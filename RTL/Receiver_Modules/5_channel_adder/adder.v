==> flow/design.v <==
module adder(clk,rst,ce,din1,din2,din3,din4,din5,din6,din7,din8,dout,data_valid);
parameter INPUT_BIT_WIDTH_ADDER = 32;
parameter OUTPUT_BIT_WIDTH_ADDER = 16;
input clk,rst,ce;
input signed [INPUT_BIT_WIDTH_ADDER-1:0] din1,din2,din3,din4,din5,din6,din7,din8;
output signed [OUTPUT_BIT_WIDTH_ADDER-1:0] dout;
output data_valid;
reg ce_d;
reg data_valid;
reg signed [39:0] adder_reg;
reg signed [39:0] adder_reg1;
reg signed [39:0] adder_reg2;
reg signed [39:0] adder_reg3;
reg signed [39:0] adder_reg4;
reg signed [39:0] adder_reg5;
reg signed [39:0] adder_reg6;
reg signed [INPUT_BIT_WIDTH_ADDER-1:0] din1_d;
reg signed [INPUT_BIT_WIDTH_ADDER-1:0] din2_d;
reg signed [INPUT_BIT_WIDTH_ADDER-1:0] din3_d;
reg signed [INPUT_BIT_WIDTH_ADDER-1:0] din4_d;
reg signed [INPUT_BIT_WIDTH_ADDER-1:0] din5_d;
reg signed [INPUT_BIT_WIDTH_ADDER-1:0] din6_d;
reg signed [INPUT_BIT_WIDTH_ADDER-1:0] din7_d;
reg signed [INPUT_BIT_WIDTH_ADDER-1:0] din8_d;
always @ (posedge clk or posedge rst)
begin
	if(rst)
	 begin
		din1_d <= 1'b0;  
		din2_d <= 1'b0;
		din3_d <= 1'b0;
		din4_d <= 1'b0;
		din5_d <= 1'b0;
		din6_d <= 1'b0;
		din7_d <= 1'b0;
		din8_d <= 1'b0; 
	 end	
	else
		begin
		 ce_d <= ce;
			 if (ce)
			 begin
          din1_d <= din1 ;
          din2_d <= din2 ;
          din3_d <= din3 ;
          din4_d <= din4 ;
          din5_d <= din5 ;
          din6_d <= din6 ;
          din7_d <= din7 ;
          din8_d <= din8 ;
			 end	
		end
end
always @ (posedge clk or posedge rst)
begin
	if(rst)
	 begin
		data_valid <= 1'b0;
		adder_reg <= 0;
	 end	
	else
		begin
		 ce_d <= ce;
			 if (ce)
			 begin
				adder_reg1 <= (din1_d + din2_d);  
				adder_reg2 <= (din3_d + din4_d +adder_reg1);
				adder_reg3 <= (din5_d + din6_d);  
				adder_reg4 <= (din7_d + din8_d + adder_reg3);
				adder_reg  <= (adder_reg2 + adder_reg4);
				data_valid <= 1;
			 end	
			else
			   data_valid <= 0;		
		end
end
assign dout = adder_reg[32 : 17];
endmodule		
Reports on adder. The steps from the RTL of adder to its reports follow in flow order. Lines are those of the file above, counted from 1. Cell names lack the library's common part. A cell with -- has no value.

Top module: adder. Clock port: clk. Cell library: sky130hd. Corner: tt_025C_1v80.

Word level. Yosys after proc, flatten, opt, wreduce and memory -nomap, before mapping. Enables and synchronous resets that opt folds into registers are not counted as muxes. Memory bits, and registers merged into a memory's read port (data or address), are not among the register bits. Print and check cells are not counted. Equal cells are merged and count once.

The entry for shifts and indexed selects reads 0. The entry for mux-type cells reads 1. For reduce/logical cells the number is 1. Add/sub/neg operators: 7. For divide/modulo/power cells the number is 0. The figure for bitwise gates (word level) is 1. For $mul the number is 0. $lt $le $gt $ge: 0. For equal/unequal tests the number is 0.

Operators with widths (count): adder 32 x 32 -> 33 bit (4); adder 33 bit (3); AND reduction 2 bit (1); NOT 1 bit (1); two-way mux 1 bit (1).

Word width x clocked read ports: 0. The entry for output and inout port bits reads 17. Elaborated cells: 24. The figure for latch bits is 0. For memory bits (read-only) the number is 0. Memories kept: 0. The entry for register bits reads 422. The entry for memory bits (writable) reads 0. Input port bits: 259.

Logic depth. Longest topological path by Yosys (ltp), each cell counted once; first at word level (registers and memories cut), then after technology mapping (sequential cells cut; the memories' decode and read muxes count).

Under depth in word-level cells stands 2. The entry for ABC_AREA reads 0. The entry for gate-level depth with buffers reads 13. The entry for depth with buffers taken out reads 13.

Netlist. Source: synth_stat.txt of the flow (Yosys; design flattened, memories mapped). It holds for the ABC_AREA given above (unset counts as 0); a run with the other value may have another netlist. The area totals of this step are shown rounded.

Buffers: 44. For flip-flop cells the number is 405. The entry for cells in the netlist reads 1867. The figure for mapped area is 22990 sq um.

Cell types: dfrtp_1 (count 273, area in all 6.83E+03 sq um); edfxtp_1 (count 132, area in all 3.96E+03 sq um); mux2_2 (count 257, area in all 2.89E+03 sq um); ha_1 (count 157, area in all 1.96E+03 sq um); fa_1 (count 68, area in all 1.36E+03 sq um); a21oi_1 (count 134, area in all 670.643 sq um); xnor2_1 (count 75, area in all 656.88 sq um); a21o_1 (count 62, area in all 465.446 sq um); nand2_1 (count 96, area in all 360.346 sq um); xor2_1 (count 41, area in all 359.094 sq um); o21ai_0 (count 62, area in all 310.298 sq um); nor2_1 (count 64, area in all 240.23 sq um); inv_1 (count 54, area in all 202.694 sq um); o21a_1 (count 23, area in all 172.666 sq um); nor3_1 (count 31, area in all 155.149 sq um); clkbuf_1 (count 41, area in all 153.898 sq um); and3_1 (count 22, area in all 137.632 sq um); nand3_1 (count 25, area in all 125.12 sq um).

Other cell types: 61; their cells: 250.

Timing after synthesis. Path of least setup slack by OpenSTA after synthesis, without wires, with an ideal clock, recovery checks aside; 20% of the period is set as input and as output delay. Where synthesis merged equal registers, the netlist keeps one of their names.

Path type: input to register. Start point: input ce. End point: register adder_reg1[0]. The figure for path slack is 302 ps. Path delay: 6834 ps. The entry for stages on the path reads 4. The figure for library setup time is 627 ps. For external input delay the number is 1784 ps. Under arrival time stands 7991 ps. Period: 8920 ps. For required time the number is 8293 ps. Under synthesis period reached stands 8618 ps.

"path delay" is the arrival time less input delay plus setup time. "stages on the path": output pins that drive a net of the path, with the launching flip-flop's if there is one; two outputs of one cell count as two. "synthesis period reached" = period - worst setup slack (recovery checks aside). The figure is calculated, with input and output delays left at 20% of the set period. Between the ends stands the longest chain of elaborated cells between them, by number of cells; it is not shown to be the way that was timed. Of several equally long chains one is given. Each line given opens the expression or statement behind the cell; cells for indexed reads and writes are added by Yosys, which also makes memories of some case tables.

Cells stage by stage: clkbuf_1 clkinv_1 clkbuf_1 nor2_1. Under cells in the longest elaborated chain stands 1. Under elaborated cells between the ends (all ways) stands 1. Those cells by class: reduce/logical: 1.

RTL lines, path after synthesis: from (decl) (line 4) `input clk,rst,ce;`; AND reduction 2 bit; to (assign) (line 66) `adder_reg1 <= (din1_d + din2_d);`; to (decl) (line 11) `reg signed [39:0] adder_reg1;`.

Worst path after layout. From the final timing report of run 2: the path of least setup slack in the routed layout; clock arrival at registers is part of the times. The report prints the path's times to 10 ps; the period is as set.

Path type: input to register. Start point: input ce. End point: register adder_reg1[25]. The figure for library setup time is 300 ps. For required time the number is 10270 ps. Under arrival time stands 5260 ps. The entry for stages on the path reads 8. The figure for path slack is 5010 ps. For external input delay the number is 2000 ps. Period: 9980 ps.

Between the ends stands the longest chain of elaborated cells between them, by number of cells; it is not shown to be the way that was timed. Of several equally long chains one is given.

Cells stage by stage: clkdlybuf4s50_1 clkbuf_1 clkinv_1 clkbuf_1 nor2_4 buf_16 buf_12 buf_12. Under cells in the longest elaborated chain stands 1. Under elaborated cells between the ends (all ways) stands 1. Those cells by class: reduce/logical: 1.

RTL lines, path after layout: from (decl) (line 4) `input clk,rst,ce;`; AND reduction 2 bit; to (assign) (line 66) `adder_reg1 <= (din1_d + din2_d);`; to (decl) (line 11) `reg signed [39:0] adder_reg1;`.

adder through Yosys and OpenROAD on sky130hd: 2 stored runs, unordered, with their settings and measured results. The constraints put input and output delay at 20% of the set period each and load the outputs with 0.01 pF. "power consumption" rests on the timing tool's default activity at the inputs, not on a simulated workload. Results are given in rounded form.

Run 1 has these settings: period_ns 8.84; CORE_UTILIZATION 65; SETUP_SLACK_MARGIN 1.94; PLACE_DENSITY_LB_ADDON 0.09; CELL_PAD_IN_SITES_GLOBAL_PLACEMENT 2; ABC_AREA 1; CTS_CLUSTER_SIZE 60; SLEW_MARGIN 30; CAP_MARGIN 20; CORE_MARGIN 2. Outcome: stopped before the end: placement reported FLW-0024.

Run 2 has these settings: period_ns 9.98; CORE_UTILIZATION 41; PLACE_DENSITY 0.58; CORE_ASPECT_RATIO 0.97; CORE_MARGIN 7; CELL_PAD_IN_SITES_GLOBAL_PLACEMENT 1; CELL_PAD_IN_SITES_DETAIL_PLACEMENT 1; GPL_TIMING_DRIVEN 0; CTS_CLUSTER_DIAMETER 203; CAP_MARGIN 0; MIN_ROUTING_LAYER met1; MAX_ROUTING_LAYER met5; SLEW_MARGIN 20. For the area of the die the run shows 62900 sq um. The final utilization is 51.5%. The measured total negative setup slack is 0 ps. The measured power consumption is 6.648 mW. The measured worst slack on setup checks is 5011 ps. The area of the standard cells in the finished layout is 28520 sq um. For the mapped cell area after synthesis the run shows 22990 sq um. The final worst hold slack reads 510 ps.
